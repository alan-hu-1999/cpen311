==> flow/design.v <==
parameter wait_4_start      = 17'b0_0000_0000_0000_0001;
parameter read_Si           = 17'b0_0000_0000_0000_0010;
parameter READ_si_wait      = 17'b0_0000_0000_0000_0100;
parameter STORE_si          = 17'b0_0000_0000_0000_1000;
parameter UPDATE_j          = 17'b0_0000_0000_0001_0000;
parameter read_Sj           = 17'b0_0000_0000_0010_0000;
parameter READ_sj_wait      = 17'b0_0000_0000_0100_0000;
parameter STORE_sj          = 17'b0_0000_0000_1000_0000;
parameter WRITE_Si2Sj       = 17'b0_0000_0001_0000_0000;
parameter WAIT_4_WRITE      = 17'b0_0000_0010_0000_0000;
parameter WRITE_Sj2Si       = 17'b0_0000_0100_0000_0000;
parameter updata_f          = 17'b0_0000_1000_0000_0000;
parameter wait_4_f          = 17'b0_0000_1100_0000_0000;
parameter store_f           = 17'b0_0000_1110_0000_0000;
parameter read_rom          = 17'b0_0001_0000_0000_0000;
parameter wait_4_rom        = 17'b0_0010_0000_0000_0000;
parameter write_2_result    = 17'b0_0100_0000_0000_0000;
parameter wait_for_result   = 17'b0_1000_0000_0000_0000;
parameter increament_k      = 17'b0_1100_0000_0000_0000;
parameter finish_loop3      = 17'b1_0000_0000_0000_0000;
module loop3#(
    parameter message_length = 32)(
    input clk, start, next_byte, rst,
    input [7:0] encryted_data, data_from_mem,
    output reg [7:0] address, data,
    output reg finish, write_en, rom_flag, s_flag, k_flag
);
    logic [7:0] i, j, k;
    logic [7:0] DATA_IN_Si, DATA_IN_Sj, DATA_f;
    logic [16:0] state;
    always_ff @( posedge clk ) begin
        case(state)
        wait_4_start:   state <= start ? read_Si : wait_4_start;
        read_Si:        state <= READ_si_wait;
        READ_si_wait:   state <= STORE_si;
        STORE_si:       state <= UPDATE_j;  
        UPDATE_j:       state <= read_Sj;
        read_Sj:        state <= READ_sj_wait;  
        READ_sj_wait:   state <= STORE_sj;  
        STORE_sj:       state <= WRITE_Si2Sj;
        WRITE_Si2Sj:    state <= WAIT_4_WRITE;  
        WAIT_4_WRITE:   state <= WRITE_Sj2Si;
        WRITE_Sj2Si:    state <= updata_f;          
        updata_f:       state <= wait_4_f;
        wait_4_f:       state <= store_f;
        store_f:        state <= read_rom;           
        read_rom:       state <= wait_4_rom;
        wait_4_rom:     state <= write_2_result;
        write_2_result: state <= wait_for_result;    
        wait_for_result:state <= rst ? wait_4_start : (next_byte ? ((k == (message_length - 1)) ? finish_loop3 : increament_k) : wait_for_result);
        increament_k:   state <= read_Si;
        finish_loop3:   state <= start ? wait_4_start : finish_loop3;
        default: state <= wait_4_start;
        endcase
    end
    always_ff @( posedge clk ) begin
        case(state)
        wait_4_start:   begin
                i <= 8'b0;
                j <= 8'b0;
                k <= 8'b0;
                write_en <= 1'b0;
            end
        read_Si:        begin                        
                k_flag <= 1'b0;
                s_flag <= 1'b1;
                rom_flag <= 1'b0;
                i <= i + 1'b1;
                address <= i + 1'b1;   
            end
		  READ_si_wait: begin end
        STORE_si:       DATA_IN_Si <= data_from_mem;
        UPDATE_j:       j <= j + DATA_IN_Si;
        read_Sj:        address <= j;
		  READ_sj_wait: begin end
        STORE_sj:       DATA_IN_Sj <= data_from_mem;
        WRITE_Si2Sj:    begin
                address <= j;
                data <= DATA_IN_Si;
                write_en <= 1'b1;
            end
        WAIT_4_WRITE:   write_en <= 1'b0;
        WRITE_Sj2Si:    begin
                address <= i;
                data <= DATA_IN_Sj;
                write_en <= 1'b1;
            end
        updata_f:       begin
                address <= DATA_IN_Si + DATA_IN_Sj;
                write_en <= 1'b0;
            end
		  wait_4_f: begin end
        store_f:        DATA_f <= data_from_mem;
        read_rom:       begin                        
                k_flag <= 1'b0;
                s_flag <= 1'b0;
                rom_flag <= 1'b1;
                address <= k;
            end
		  wait_4_rom: begin end
        write_2_result: begin                        
                k_flag <= 1'b1;
                s_flag <= 1'b0;
                rom_flag <= 1'b0;
                write_en <= 1'b1;
                address <= k;
                data <= DATA_f ^ encryted_data;
            end
        wait_for_result: begin
                write_en <= 1'b0;
                k_flag <= 1'b0;          
            end
        increament_k: k <= k + 1'b1;
        finish_loop3: begin end
        default:    begin
                i <= 8'b0;
                j <= 8'b0;
                k <= 8'b0;
                write_en <= 1'b0;
            end
        endcase
    end
    assign finish = state[16];
endmodule
# From RTL to reports: loop3

What the tools print for loop3, step after step.
Lines are those of the file above, counted from 1.
Operators: Yosys type, input widths -> output width; for muxes data width and select width s.
Library cell names are shortened.
The mark - stands for no value.

Design top: loop3
Clock: clk
Library: sky130hd
Library corner: tt_025C_1v80

# After elaboration

Source: Yosys, flattened and elaborated, memories not mapped. Widths are those after wreduce. Registers that Yosys merges into a memory's read port (data or address) are not register bits. Print and check cells do not count.

Word-level cells: 68
Input bits: 20
Output and inout port bits: 21
Bits in registers: 85

Mux-type cells: 15
Eq/ne operators: 21
Reductions and logical operators: 14
Bitwise operators: 1
Add/subtract/negate cells: 4

Operator list:

| kind                 | number |
| $pmux 17 s20         | 1 |
| $mux 17              | 4 |
| $reduce_or 18->1     | 3 |
| $eq 17x12->1 const B | 3 |
| $pmux 8 s2           | 3 |
| $pmux 8 s5           | 1 |
| $eq 17x16->1 const B | 2 |
| $pmux 8 s3           | 1 |
| $eq 17x1->1 const B  | 1 |
| $eq 17x10->1 const B | 1 |
| $eq 17x11->1 const B | 1 |
| $eq 17x13->1 const B | 1 |
| $eq 17x14->1 const B | 1 |
| $eq 17x15->1 const B | 1 |
| $eq 17x17->1 const B | 1 |
| $eq 17x2->1 const B  | 1 |
| $eq 17x3->1 const B  | 1 |
| $eq 17x4->1 const B  | 1 |
| $eq 17x5->1 const B  | 1 |
| $eq 17x6->1 const B  | 1 |
| $eq 17x7->1 const B  | 1 |
| $eq 17x8->1 const B  | 1 |
| $eq 17x9->1 const B  | 1 |
| $add 8x1->8 const B  | 2 |
| $add 8x8->8          | 2 |
| $reduce_or 13->1     | 1 |
| $eq 8x5->1 const B   | 1 |
| $xor 8x8->8          | 1 |

Not listed: further kinds 7, cells in them 15.

# Depth

Yosys ltp: most cells in a row. Word level: on the elaborated netlist, between registers, memories and ports. Mapped: between sequential cells and ports; inverters and the memories' decode and read muxes count.

Depth after elaboration: 5
ABC_AREA: 0
Gate-level depth with buffers: 11
Mapped depth without buffers: 10

# Synthesis result

Source: synth_stat.txt of the flow (Yosys; design flattened, memories mapped). It holds for the ABC_AREA given above (unset counts as 0); a run with the other value may have another netlist.
The area totals of this step are shown rounded.

Cell count: 401
Flip-flop cells: 85
Buffer cells: 15
Synthesis area: 4500 µm²

Cells by type:

| cell type | number |
| edfxtp_1  | 68 |
| dfxtp_1   | 17 |
| xnor2_1   | 24 |
| nor2_1    | 55 |
| ha_1      | 16 |
| xor2_1    | 13 |
| a221o_1   | 9 |
| nand2_1   | 22 |
| nor3_1    | 16 |
| nand3_1   | 15 |
| nand2b_1  | 9 |
| nor2b_1   | 9 |
| a222oi_1  | 5 |
| and2_1    | 8 |
| inv_1     | 12 |
| and3_1    | 7 |
| fa_1      | 2 |
| nor3b_1   | 5 |

Other cell types: 38; their cells: 89.

# Timing after synthesis

Source: OpenSTA report_checks on the synthesized netlist (no wires, ideal clock, input and output delay 20% of the period each), path of least setup slack; recovery checks are left aside. Register names are those of the netlist, which keeps one name where synthesis merged equal registers.

Kind: flip-flop to flip-flop
Start: register state[9]
End: register k[0]
Setup time: 0.273 ns
Data required time: 3.657 ns
Driving pins on the path: 9
Period: 3.93 ns
Arrival time: 2.810 ns
Slack: 0.847 ns
Buffers on the path: 1
Delay of the path: 3.083 ns
Synthesis period reached: 3.083 ns

"delay of the path" is the arrival time less input delay plus setup time.
"driving pins on the path": output pins that drive a net of the path, with the launching flip-flop's if there is one; two outputs of one cell count as two.
"synthesis period reached" = period - worst setup slack (recovery checks aside). The figure is calculated, with input and output delays left at 20% of the set period.
The rows between start and end are the longest chain of elaborated cells between them; the timing report does not say that the signal goes this way. Where chains are equally long, one stands for them.
A line is the first line of the expression or statement that the cell stems from. Yosys adds cells for indexed reads and writes and turns some case tables into memories.
At most two assigning lines are given for a register; there are more.
The path ends at the enable pin of a flip-flop; only ways to that pin are counted.

Cells stage by stage: dfxtp_1 -> buf_2 -> nor3_2 -> nand2_1 -> or3_1 -> nor4b_1 -> or4_4 -> or4_1 -> inv_1
Length of the longest elaborated chain: 2
Elaborated cells between the ends (all ways): 19
Those cells by class: eq/ne (18); reduce/logical (1)

Ends and longest elaborated chain, after synthesis:

| item             | line | RTL |
| start, declared  | 30   | `logic [16:0] state;` |
| start, assigned  | 33   | `wait_4_start:   state <= start ? read_Si : wait_4_start;` |
| start, assigned  | 34   | `read_Si:        state <= READ_si_wait;` |
| $eq 17x12->1     | 57   | `case(state)` |
| $reduce_or 18->1 | -    |  |
| end, assigned    | 61   | `k <= 8'b0;` |
| end, assigned    | 113  | `increament_k: k <= k + 1'b1;` |
| end, declared    | 28   | `logic [7:0] i, j, k;` |

# Timing after layout

From the final timing report of run 1: the path of least setup slack in the routed layout; clock arrival at registers is part of the times.

Kind: flip-flop to flip-flop
Start: register state[12]
End: register k[2]
Slack: 0.14 ns
Arrival time: 2.66 ns
Data required time: 2.80 ns
Period: 2.74 ns
Buffers on the path: 0
Setup time: 0.29 ns
Driving pins on the path: 8

The rows between start and end are the longest chain of elaborated cells between them; the timing report does not say that the signal goes this way. Where chains are equally long, one stands for them.
At most two assigning lines are given for a register; there are more.
The path ends at the enable pin of a flip-flop; only ways to that pin are counted.

Cells stage by stage: dfxtp_1 -> or4_4 -> nor2_1 -> a21boi_0 -> o22ai_1 -> or4_4 -> or4_1 -> inv_2
Length of the longest elaborated chain: 2
Elaborated cells between the ends (all ways): 19
Those cells by class: eq/ne (18); reduce/logical (1)

Ends and longest elaborated chain, after layout:

| item             | line | RTL |
| start, declared  | 30   | `logic [16:0] state;` |
| start, assigned  | 33   | `wait_4_start:   state <= start ? read_Si : wait_4_start;` |
| start, assigned  | 34   | `read_Si:        state <= READ_si_wait;` |
| $eq 17x12->1     | 57   | `case(state)` |
| $reduce_or 18->1 | -    |  |
| end, assigned    | 61   | `k <= 8'b0;` |
| end, assigned    | 113  | `increament_k: k <= k + 1'b1;` |
| end, declared    | 28   | `logic [7:0] i, j, k;` |

--- measured runs ---
Below are 2 stored runs of the flow (Yosys, OpenROAD; platform sky130hd) on loop3, each with its settings and what was measured, unordered. Constraints: input delay and output delay 20% of the set period each, output load 0.01 pF.
"achieved period" means the clock period less the worst setup slack. The figure is calculated, with input and output delays left at 20% of the set period.
"time on the worst setup path" = time allowed to the worst setup path (clock period - input delay - output delay, where it has them) - its slack; a late launch clock adds to it, a late capture clock takes from it.
The measured numbers are rounded.
A setting shown as n/a is not set for that run.

| name                                         | run 1                  | run 2                  |
| period_ns                                    | 2.74                   | 2.28                   |
| CAP_MARGIN                                   | 20                     | 20                     |
| CORE_MARGIN                                  | 2                      | 3                      |
| CORE_UTILIZATION                             | 40                     | 39                     |
| SLEW_MARGIN                                  | 20                     | 0                      |
| PLACE_DENSITY_LB_ADDON                       | n/a                    | 0.22                   |
| CORE_ASPECT_RATIO                            | n/a                    | 0.72                   |
| CELL_PAD_IN_SITES_GLOBAL_PLACEMENT           | n/a                    | 0                      |
| ABC_AREA                                     | n/a                    | 1                      |
| GPL_ROUTABILITY_DRIVEN                       | n/a                    | 0                      |
| MIN_ROUTING_LAYER                            | n/a                    | met1                   |
| MAX_ROUTING_LAYER                            | n/a                    | met4                   |
| final worst hold slack (ns)                  | 0.50                   | 0.61                   |
| die area (µm²)                               | 12000                  | 14000                  |
| time on the worst setup path (ns)            | 2.60                   | 2.09                   |
| critical path type                           | flip-flop to flip-flop | flip-flop to flip-flop |
| standard-cell area of the final layout (µm²) | 5400                   | 5700                   |
| achieved period (ns)                         | 2.603                  | 2.087                  |
| utilization (%)                              | 49                     | 49                     |
| worst setup slack after layout (ns)          | 0.14                   | 0.19                   |
| netlist area reported by Yosys (µm²)         | 4500                   | 4800                   |
--- end ---
