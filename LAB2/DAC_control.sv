==> flow/design.v <==
module DAC_control(
    input clk, start, restart, direction,
    input [31:0] save_audio_data,
    output reg [31:0] address,
    output reg [15:0] audio_out,
    output reg DAC_done, restart_done
);
    logic [1:0] count;
    parameter LAST_ADDR = 32'h7FFFF;
    initial begin
        DAC_done = 1'b0;
        restart_done = 1'b0;
        address = 32'b0;
        count = 2'b0;
    end
    always @(posedge clk or posedge restart) begin
        if(restart) begin 
            address <= 32'b0;
            restart_done <= 1'b1;
        end
        else if(!start) begin 
            audio_out <= 16'b0;
            restart_done <= 1'b0;
        end 
        else begin   
            restart_done = 1'b0;
            if(direction) begin 
                count <= count + 1'b1;
                if(count == 2'b00)      audio_out <= save_audio_data[7:0];
                else if(count == 2'b01) audio_out <= save_audio_data[15:8];
                else if(count == 2'b10) audio_out <= save_audio_data[23:16];
                else begin 
                    audio_out <= save_audio_data[31:24];
                    address <= ((address < 32'b0) | (address > LAST_ADDR)) ? 32'b0 : (address + 32'b1);
                end
            end
            else begin  
                count <= count + 1'b1;
                if(count == 2'b00)      audio_out <= save_audio_data[31:24];
                else if(count == 2'b01) audio_out <= save_audio_data[23:16];
                else if(count == 2'b10) audio_out <= save_audio_data[15:8];
                else begin 
                    audio_out <= save_audio_data[7:0];
                    address <= ((address < 32'b0) | (address > LAST_ADDR)) ? LAST_ADDR : (address - 32'b1);
                end
            end
            DAC_done <= (count == 2'b11) ? 1'b1 : 1'b0;
        end
    end
endmodule
# Reports on DAC_control
# Tool output for the design above, in the order of the flow.
# Lines are those of the file above, counted from 1.
# Operators carry their Yosys type and port widths (W data, S select, Z words).
# Cell names lack the library's common part.
# A cell with -- has no value.
[setup] design="DAC_control" clock="clk" lib="sky130hd" corner="tt_025C_1v80"

# After elaboration
# Yosys after proc, flatten, opt, wreduce and memory -nomap, before mapping. Memory bits, and registers merged into a memory's read port (data or address), are not among the register bits. Print and check cells are not counted. Equal cells are merged and count once.
[word_totals] ff_bits=52 in_bits=36 elab_cells=38
[classes] n_addsub=3 compare=2 n_eq=3 mux=17 logic=5 reduce_logical=3
[ops] cell="$mux W32" n=9
[ops] cell="$mux W8" n=7
[ops] cell="$add A32 B1 Y32 const B" n=1
[ops] cell="$sub A32 B1 Y32 const B" n=1
[ops] cell="$lt A32 B1 Y1 const B" n=1
[ops] cell="$gt A32 B19 Y1 const B" n=1
[ops] cell="$not A1 Y1" n=4
[ops] cell="$eq A2 B2 Y1 const B" n=2
[ops] cell="$reduce_and A4 Y1" n=1
[ops] cell="$add A2 B1 Y2 const B" n=1
[ops] cell="$eq A2 B1 Y1 const B" n=1
[ops] cell="$logic_not A2 Y1" n=1
[ops] cell="$reduce_and A2 Y1" n=1
[ops] cell="$or A1 B1 Y1" n=1
[ops] cell="$mux W1" n=1

# Logic depth
# Yosys ltp: most cells in a row. Word level: on the elaborated netlist, between registers, memories and ports. Mapped: between sequential cells and ports; inverters and the memories' decode and read muxes count.
[depth] ltp_word=7 abc_area=0 mapped_depth=9

# Netlist
# The flow's flattened synthesis, as Yosys stat reports it; memories are mapped. The netlist is that of the ABC_AREA named above (0 if unset); the other value can give another one.
# The area totals of this step are shown rounded.
[synth_totals] mapped_cells=433 mapped_area_um2=3600 seqArea_um2=1200 flip_flops=44 buffers=47
[by_type] cell="dfrtp_1" n=32 area_total_um2=800.768
[by_type] cell="edfxtp_1" n=11 area_total_um2=330.317
[by_type] cell="mux2i_1" n=21 area_total_um2=210.202
[by_type] cell="nand2_1" n=52 area_total_um2=195.187
[by_type] cell="mux4_2" n=8 area_total_um2=180.173
[by_type] cell="nor2_1" n=37 area_total_um2=138.883
[by_type] cell="nor3_1" n=25 area_total_um2=125.12
[by_type] cell="clkbuf_1" n=32 area_total_um2=120.115
[by_type] cell="o21ai_0" n=24 area_total_um2=120.115
[by_type] cell="a21oi_1" n=21 area_total_um2=105.101
[by_type] cell="nand4_1" n=15 area_total_um2=93.84
[by_type] cell="nor4_1" n=15 area_total_um2=93.84
[by_type] cell="o211a_1" n=8 area_total_um2=80.077
[by_type] cell="ha_1" n=6 area_total_um2=75.072
[by_type] cell="buf_4" n=9 area_total_um2=67.565
[by_type] cell="nand3_1" n=13 area_total_um2=65.062
[by_type] cell="or3_1" n=8 area_total_um2=50.048
[by_type] cell="a211oi_1" n=6 area_total_um2=45.043
# Other cell types: 39; their cells: 90.

# Path before layout
# OpenSTA on the mapped netlist: ideal clock, no wires. The path of least setup slack (recovery checks aside). Input and output delay are each 20% of the period. Register names are those of the netlist, which keeps one name where synthesis merged equal registers.
[synth_timing] path_kind="register to register" start="reg address[0]" end="reg address[10]" tclk_ns=3.2 setup_time_ns=0.126 arrival_ns=2.437 required_ns=3.074 path_slack_ns=0.637 path_delay_ns=2.563 driving_pins=9 n_path_buf=1 period_less_setup_slack_ns=2.563
# "path_delay_ns" = arrival - input delay + setup time.
# "driving_pins": output pins that drive a net of the path, with the launching flip-flop's if there is one; two outputs of one cell count as two.
# "period_less_setup_slack_ns" is the clock period less the worst setup slack; recovery checks do not enter. This is arithmetic on one report: input and output delays are still those of the set period (20% each).
# The rows between start and end are the longest chain of elaborated cells between them; the timing report does not say that the signal goes this way. Where chains are equally long, one stands for them.
# Each line given opens the expression or statement behind the cell; cells for indexed reads and writes are added by Yosys, which also makes memories of some case tables.
# A register here has more assigning lines than the two given.
[synth_between] path_cell_list="dfrtp_1 > buf_2 > inv_1 > ha_1 > or3b_4 > or3_4 > or3_1 > o31a_1 > o32a_1" elab_chain_cells=7 cells_between=14 cone_classes="add/sub: 2; compare: 2; mux: 9; logic: 1"
[synth_lines] item="start, declared" line=4 source="output reg [31:0] address,"
[synth_lines] item="start, assigned" line=34 source="address <= ((address < 32'b0) | (address > LAST_ADDR)) ? 32'b0 : (address + 32'b1);"
[synth_lines] item="start, assigned" line=44 source="address <= ((address < 32'b0) | (address > LAST_ADDR)) ? LAST_ADDR : (address - 32'b1);"
[synth_lines] item="$lt A32 B1 Y1" line=44
[synth_lines] item="$or A1 B1 Y1" line=44
[synth_lines] item="$mux W32" line=44
[synth_lines] item="$mux W32" line=41 source="else if(count == 2'b10) audio_out <= save_audio_data[15:8];"
[synth_lines] item="$mux W32" line=40 source="else if(count == 2'b01) audio_out <= save_audio_data[23:16];"
[synth_lines] item="$mux W32" line=39 source="if(count == 2'b00)      audio_out <= save_audio_data[31:24];"
[synth_lines] item="$mux W32" line=27 source="if(direction) begin"
[synth_lines] item="end, assigned" line=34
[synth_lines] item="end, assigned" line=44
[synth_lines] item="end, declared" line=4

# Path in the finished layout
# From the final timing report of run 1: the path of least setup slack in the routed layout; clock arrival at registers is part of the times.
[layout_timing] path_kind="register to register" start="reg address[24]" end="reg address[4]" tclk_ns=5.12 setup_time_ns=0.11 arrival_ns=3.33 required_ns=5.30 path_slack_ns=1.97 driving_pins=6 n_path_buf=0
# The rows between start and end are the longest chain of elaborated cells between them; the timing report does not say that the signal goes this way. Where chains are equally long, one stands for them.
# A register here has more assigning lines than the two given.
[layout_between] path_cell_list="dfrtp_1 > nor4_1 > nand4_2 > nor2_1 > a221oi_1 > o22a_1" elab_chain_cells=7 cells_between=12 cone_classes="compare: 2; mux: 9; logic: 1"
[layout_lines] item="start, declared" line=4 source="output reg [31:0] address,"
[layout_lines] item="start, assigned" line=34 source="address <= ((address < 32'b0) | (address > LAST_ADDR)) ? 32'b0 : (address + 32'b1);"
[layout_lines] item="start, assigned" line=44 source="address <= ((address < 32'b0) | (address > LAST_ADDR)) ? LAST_ADDR : (address - 32'b1);"
[layout_lines] item="$lt A32 B1 Y1" line=44
[layout_lines] item="$or A1 B1 Y1" line=44
[layout_lines] item="$mux W32" line=44
[layout_lines] item="$mux W32" line=41 source="else if(count == 2'b10) audio_out <= save_audio_data[15:8];"
[layout_lines] item="$mux W32" line=40 source="else if(count == 2'b01) audio_out <= save_audio_data[23:16];"
[layout_lines] item="$mux W32" line=39 source="if(count == 2'b00)      audio_out <= save_audio_data[31:24];"
[layout_lines] item="$mux W32" line=27 source="if(direction) begin"
[layout_lines] item="end, assigned" line=34
[layout_lines] item="end, assigned" line=44
[layout_lines] item="end, declared" line=4

Add stored flow runs of DAC_control

Record of 2 stored runs of the RTL-to-layout flow on DAC_control, platform sky130hd. The runs are unordered. Constraints: input delay and output delay 20% of the set period each, output load 0.01 pF.
"achieved clock period" means the clock period less the worst setup slack. The figure is calculated, with input and output delays left at 20% of the set period.
"worst setup path time" means the part of the period allowed to the worst setup path (the constraints hold back 20% at inputs and 20% at outputs) less its slack; where the path has registers, the arrival times of their clocks count too.
"power": no workload was simulated; the value follows from the tool's default switching activity.
Results are given in rounded form.
[run 1] settings: period_ns=5.12, CORE_UTILIZATION=27, SETUP_SLACK_MARGIN=1.02, PLACE_DENSITY_LB_ADDON=0.2, CORE_ASPECT_RATIO=0.99, CORE_MARGIN=9, TNS_END_PERCENT=20, GPL_ROUTABILITY_DRIVEN=0, CTS_CLUSTER_SIZE=51, CAP_MARGIN=15, SLEW_MARGIN=20
[run 1] result: chip area after synthesis (Yosys) 3600 um^2, die area 18000 um^2, standard-cell area of the final layout 4600 um^2, utilization 36%, worst setup slack after layout 2.0 ns, total negative slack 0.000 ns, worst hold slack 0.55 ns, power 0.0014 W, achieved clock period 3.154 ns, worst setup path time 3.15 ns, worst setup path kind register to register
[run 2] settings: period_ns=5.25, CORE_UTILIZATION=35, SETUP_SLACK_MARGIN=1.05, PLACE_DENSITY_LB_ADDON=0.14, TNS_END_PERCENT=25, ABC_AREA=0, GPL_ROUTABILITY_DRIVEN=1, CTS_CLUSTER_SIZE=38, CTS_CLUSTER_DIAMETER=134, CAP_MARGIN=35, SLEW_MARGIN=10, CORE_MARGIN=2
[run 2] result: chip area after synthesis (Yosys) 3600 um^2, die area 11000 um^2, standard-cell area of the final layout 4500 um^2, utilization 45%, worst setup slack after layout 1.9 ns, total negative slack 0.000 ns, worst hold slack 0.54 ns, power 0.0012 W, achieved clock period 3.314 ns, worst setup path time 2.26 ns, worst setup path kind input to register
